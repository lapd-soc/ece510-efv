==> flow/design.v <==
package booth_pkg;
localparam x=32, y=32; 
typedef struct packed {
  int multiplicand,multiplier;
  longint product;
} mult_data;
endpackage: booth_pkg
package booth_pkg;
localparam x=32, y=32; 
typedef struct packed {
  int multiplicand,multiplier;
  longint product;
} mult_data;
endpackage: booth_pkg
module simple_alu #(parameter width = 8) (
    input 		    clk,
    input 		    reset,
    input [width-1:0] 	    operandA, operandB,
    input [1:0] 	    opcode,
    output logic[width-1:0] result
);
    always_ff @(posedge clk)
    begin 
    	if(reset)
	    result <= '0;
	else
	begin
	    case(opcode)
	        0: result <= operandA + operandB; 
		1: result <= operandA - operandB;
		2: result <= operandA & operandB;	
		3: result <= operandA | operandB;
	    endcase
	end
    end
endmodule 
Reports on simple_alu
The steps from the RTL of simple_alu to its reports follow in flow order.
Line numbers count from 1 in the design file above.
Operators carry their Yosys type and port widths (W data, S select, Z words).
Library cell names are shortened.
The mark n/a stands for no value.
- top module: simple_alu
- clock input: clk
- standard-cell library: sky130hd
- library corner: tt_025C_1v80

Word-level counts
Source: Yosys, flattened and elaborated, memories not mapped. Widths are those after wreduce; folded enables and synchronous resets count as part of the registers. Registers that Yosys merges into a memory's read port (data or address) are not register bits. Print and check cells do not count. Equal cells are merged and count once.
- register bits: 8
- output and inout bits at 8
- noted $add $sub $neg: 2
- noted equal/unequal tests: 3
- muxes and demuxes at 1
- bitwise operators at 2
- noted reductions and logical operators: 1
- operator list (cell ; count):
    $pmux W8 S4 ; 1
    $add A8 B8 Y8 ; 1
    $sub A8 B8 Y8 ; 1
    $and A8 B8 Y8 ; 1
    $or A8 B8 Y8 ; 1
    $eq A2 B2 Y1 const B ; 2
    $eq A2 B1 Y1 const B ; 1
    $logic_not A2 Y1 ; 1

Logic depth
Depth = most cells in a row (Yosys ltp): at word level without a register or memory, in the mapped netlist without a sequential cell, where the memories' decode and read muxes count.
- depth after elaboration: 2
- ABC_AREA at 0
- depth in mapped cells at 11
- noted gate-level depth less buffers: 10

Mapped cells and area
Source: synth_stat.txt of the flow (Yosys; design flattened, memories mapped). It holds for the ABC_AREA given above (unset counts as 0); a run with the other value may have another netlist.
- cell types (cell type ; count ; total area (sq um)):
    dfxtp_1 ; 8 ; 160.154
    ha_1 ; 10 ; 125.12
    xnor2_1 ; 8 ; 70.067
    nor2_1 ; 13 ; 48.797
    a21oi_1 ; 8 ; 40.038
    a31oi_1 ; 6 ; 37.536
    o21ai_0 ; 7 ; 35.034
    inv_1 ; 8 ; 30.029
    nand2_1 ; 8 ; 30.029
    o21ai_1 ; 5 ; 25.024
    buf_6 ; 2 ; 22.522
    fa_1 ; 1 ; 20.019
    mux2i_1 ; 2 ; 20.019
    a311oi_1 ; 2 ; 17.517
    xor2_1 ; 2 ; 17.517
    nor3_4 ; 1 ; 16.266
    a211oi_1 ; 2 ; 15.014
    o21a_1 ; 2 ; 15.014
Not listed: further types 15, cells in them 17.
- standard cells after synthesis: 112
- noted cell area after synthesis: 862.1 sq um
- sequential part of the area: 160.2 sq um
- mapped flip-flops at 8
- noted buffers: 5

Timing after synthesis
OpenSTA on the mapped netlist: ideal clock, no wires. The path of least setup slack (recovery checks aside). Input and output delay are each 20% of the period. Register names are those of the netlist, which keeps one name where synthesis merged equal registers.
- path kind: input port to flip-flop
- from: input port opcode[1]
- to: register result[4]
- period at 2.0 ns
- input delay at 0.400 ns
- setup time at 0.091 ns
- time at the first pin: 0.400 ns
- arrival: 1.994 ns
- noted setup slack: -0.085 ns
- path delay at 1.685 ns
- stages on the path: 10
- synthesis period reached: 2.085 ns
"path delay" = arrival - input delay + setup time.
"stages on the path" counts driving pins, that of a launching flip-flop among them; a cell with two outputs on the path counts twice.
"synthesis period reached" is the clock period less the worst setup slack; recovery checks do not enter. This is arithmetic on one report: input and output delays are still those of the set period (20% each).
Between the ends stands the longest chain of elaborated cells between them, by number of cells; it is not shown to be the way that was timed. Of several equally long chains one is given.
Each line given opens the expression or statement behind the cell; cells for indexed reads and writes are added by Yosys, which also makes memories of some case tables.
A register here has more assigning lines than the two given.
- cells stage by stage: buf_6 -> nor2b_4 -> buf_6 -> mux2i_1 -> fa_1 -> a21o_1 -> a21oi_1 -> xnor2_1 -> nor2_1 -> a311oi_1
- cells in the longest elaborated chain at 2
- elaborated cells between the ends (all ways) at 5
- ends and longest elaborated chain, after synthesis (what ; RTL line ; source):
    start, declared ; 19 ; input [1:0] opcode,
    $eq A2 B2 Y1 ; 28 ; case(opcode)
    $pmux W8 S4 ; 28 ;
    end, assigned ; 29 ; 0: result <= operandA + operandB;
    end, assigned ; 30 ; 1: result <= operandA - operandB;
    end, declared ; 20 ; output logic[width-1:0] result

Worst path after layout
Path of least setup slack in the final report of entry A (OpenROAD, finished layout, wires in). Where an end is a register, its clock arrival counts in the times.
- path kind: input port to flip-flop
- from: input port operandB[1]
- to: register result[5]
- period at 1.22 ns
- input delay at 0.24 ns
- setup time at 0.11 ns
- time at the first pin: 0.24 ns
- arrival: 1.91 ns
- noted setup slack: -0.56 ns
- stages on the path: 11
Between the ends stands the longest chain of elaborated cells between them, by number of cells; it is not shown to be the way that was timed. Of several equally long chains one is given.
A register here has more assigning lines than the two given.
- cells stage by stage: buf_6 -> buf_6 -> nor3_4 -> nor2_2 -> xnor2_1 -> ha_1 -> o21ai_2 -> a21oi_2 -> o21ai_2 -> and3_1 -> o31a_1
- cells in the longest elaborated chain at 2
- elaborated cells between the ends (all ways) at 3
- ends and longest elaborated chain, after layout (what ; RTL line ; source):
    start, declared ; 18 ; input [width-1:0] operandA, operandB,
    $sub A8 B8 Y8 ; 30 ; 1: result <= operandA - operandB;
    $pmux W8 S4 ; 28 ; case(opcode)
    end, assigned ; 29 ; 0: result <= operandA + operandB;
    end, assigned ; 30 ;
    end, declared ; 20 ; output logic[width-1:0] result

Appendix: measured runs

Top module simple_alu; platform sky130hd; tools Yosys and OpenROAD; 2 stored runs in no particular order. Input and output delays are each 20% of the period that was set; the output load is 0.01 pF.
By "achieved period" is meant the clock period of the run minus its worst setup slack. This is arithmetic on one report: input and output delays are still those of the set period (20% each).
"critical path time" = time allowed to the worst setup path (clock period - input delay - output delay, where it has them) - its slack; a late launch clock adds to it, a late capture clock takes from it.
By "power" is meant OpenSTA's value without simulated activity: inputs other than the clock are taken to toggle once in ten clock periods, and the tool carries that through the logic.

Entry A

==> flow/run.sh <==
#!/bin/bash
# the make line also repeats the synthesis and layout settings of config.mk as NAME=value (left out here)
make -C /OpenROAD-flow-scripts/flow DESIGN_CONFIG=/design/flow/config.mk WORK_HOME=/design/flow/orfs CLKGATE_MAP_FILE= finish
==> flow/config.mk <==
export PLATFORM = sky130hd
export DESIGN_NAME = simple_alu
export DESIGN_NICKNAME = simple_alu
export VERILOG_FILES = /design/flow/design.v
export SDC_FILE = /design/flow/constraint.sdc
export NUM_CORES = 4
export LEC_CHECK = 0
export CAP_MARGIN = 20
export CORE_MARGIN = 2
export CORE_UTILIZATION = 40
export SLEW_MARGIN = 20
==> flow/constraint.sdc <==
create_clock -name core_clock -period 1.22 [get_ports {clk}]
set_input_delay 0.2440 -clock core_clock [delete_from_list [all_inputs] [get_ports {clk}]]
set_output_delay 0.2440 -clock core_clock [all_outputs]
set_load 0.01 [all_outputs]

Measured in entry A:
- critical path time: 1.53 ns
- critical path type: input port to flip-flop
- noted the smallest setup slack: -0.558 ns
- utilization in the final report: 74.2 %
- standard-cell area after routing: 1485.2 sq um
- full die area: 2542.7 sq um
- achieved period: 1.778 ns
- noted the synthesized cell area: 862.1 sq um
- worst hold slack after layout at 0.430 ns
- total negative slack on setup checks at -2.745 ns
- power: 1189 uW

Entry B

==> flow/run.sh <==
#!/bin/bash
# the make line also repeats the synthesis and layout settings of config.mk as NAME=value (left out here)
make -C /OpenROAD-flow-scripts/flow DESIGN_CONFIG=/design/flow/config.mk WORK_HOME=/design/flow/orfs CLKGATE_MAP_FILE= finish
==> flow/config.mk <==
export PLATFORM = sky130hd
export DESIGN_NAME = simple_alu
export DESIGN_NICKNAME = simple_alu
export VERILOG_FILES = /design/flow/design.v
export SDC_FILE = /design/flow/constraint.sdc
export NUM_CORES = 4
export LEC_CHECK = 0
export CAP_MARGIN = 20
export CELL_PAD_IN_SITES_DETAIL_PLACEMENT = 0
export CELL_PAD_IN_SITES_GLOBAL_PLACEMENT = 1
export CORE_MARGIN = 8
export CORE_UTILIZATION = 60
export CTS_CLUSTER_DIAMETER = 298
export CTS_CLUSTER_SIZE = 100
export GPL_TIMING_DRIVEN = 0
export HOLD_SLACK_MARGIN = -0.06
export MIN_ROUTING_LAYER = met1
export PLACE_DENSITY_LB_ADDON = 0.22
export SETUP_SLACK_MARGIN = 0.83
export SLEW_MARGIN = 10
export TNS_END_PERCENT = 40
==> flow/constraint.sdc <==
create_clock -name core_clock -period 3.76 [get_ports {clk}]
set_input_delay 0.7520 -clock core_clock [delete_from_list [all_inputs] [get_ports {clk}]]
set_output_delay 0.7520 -clock core_clock [all_outputs]
set_load 0.01 [all_outputs]

Entry B: did not finish, placement stopped with FLW-0024.
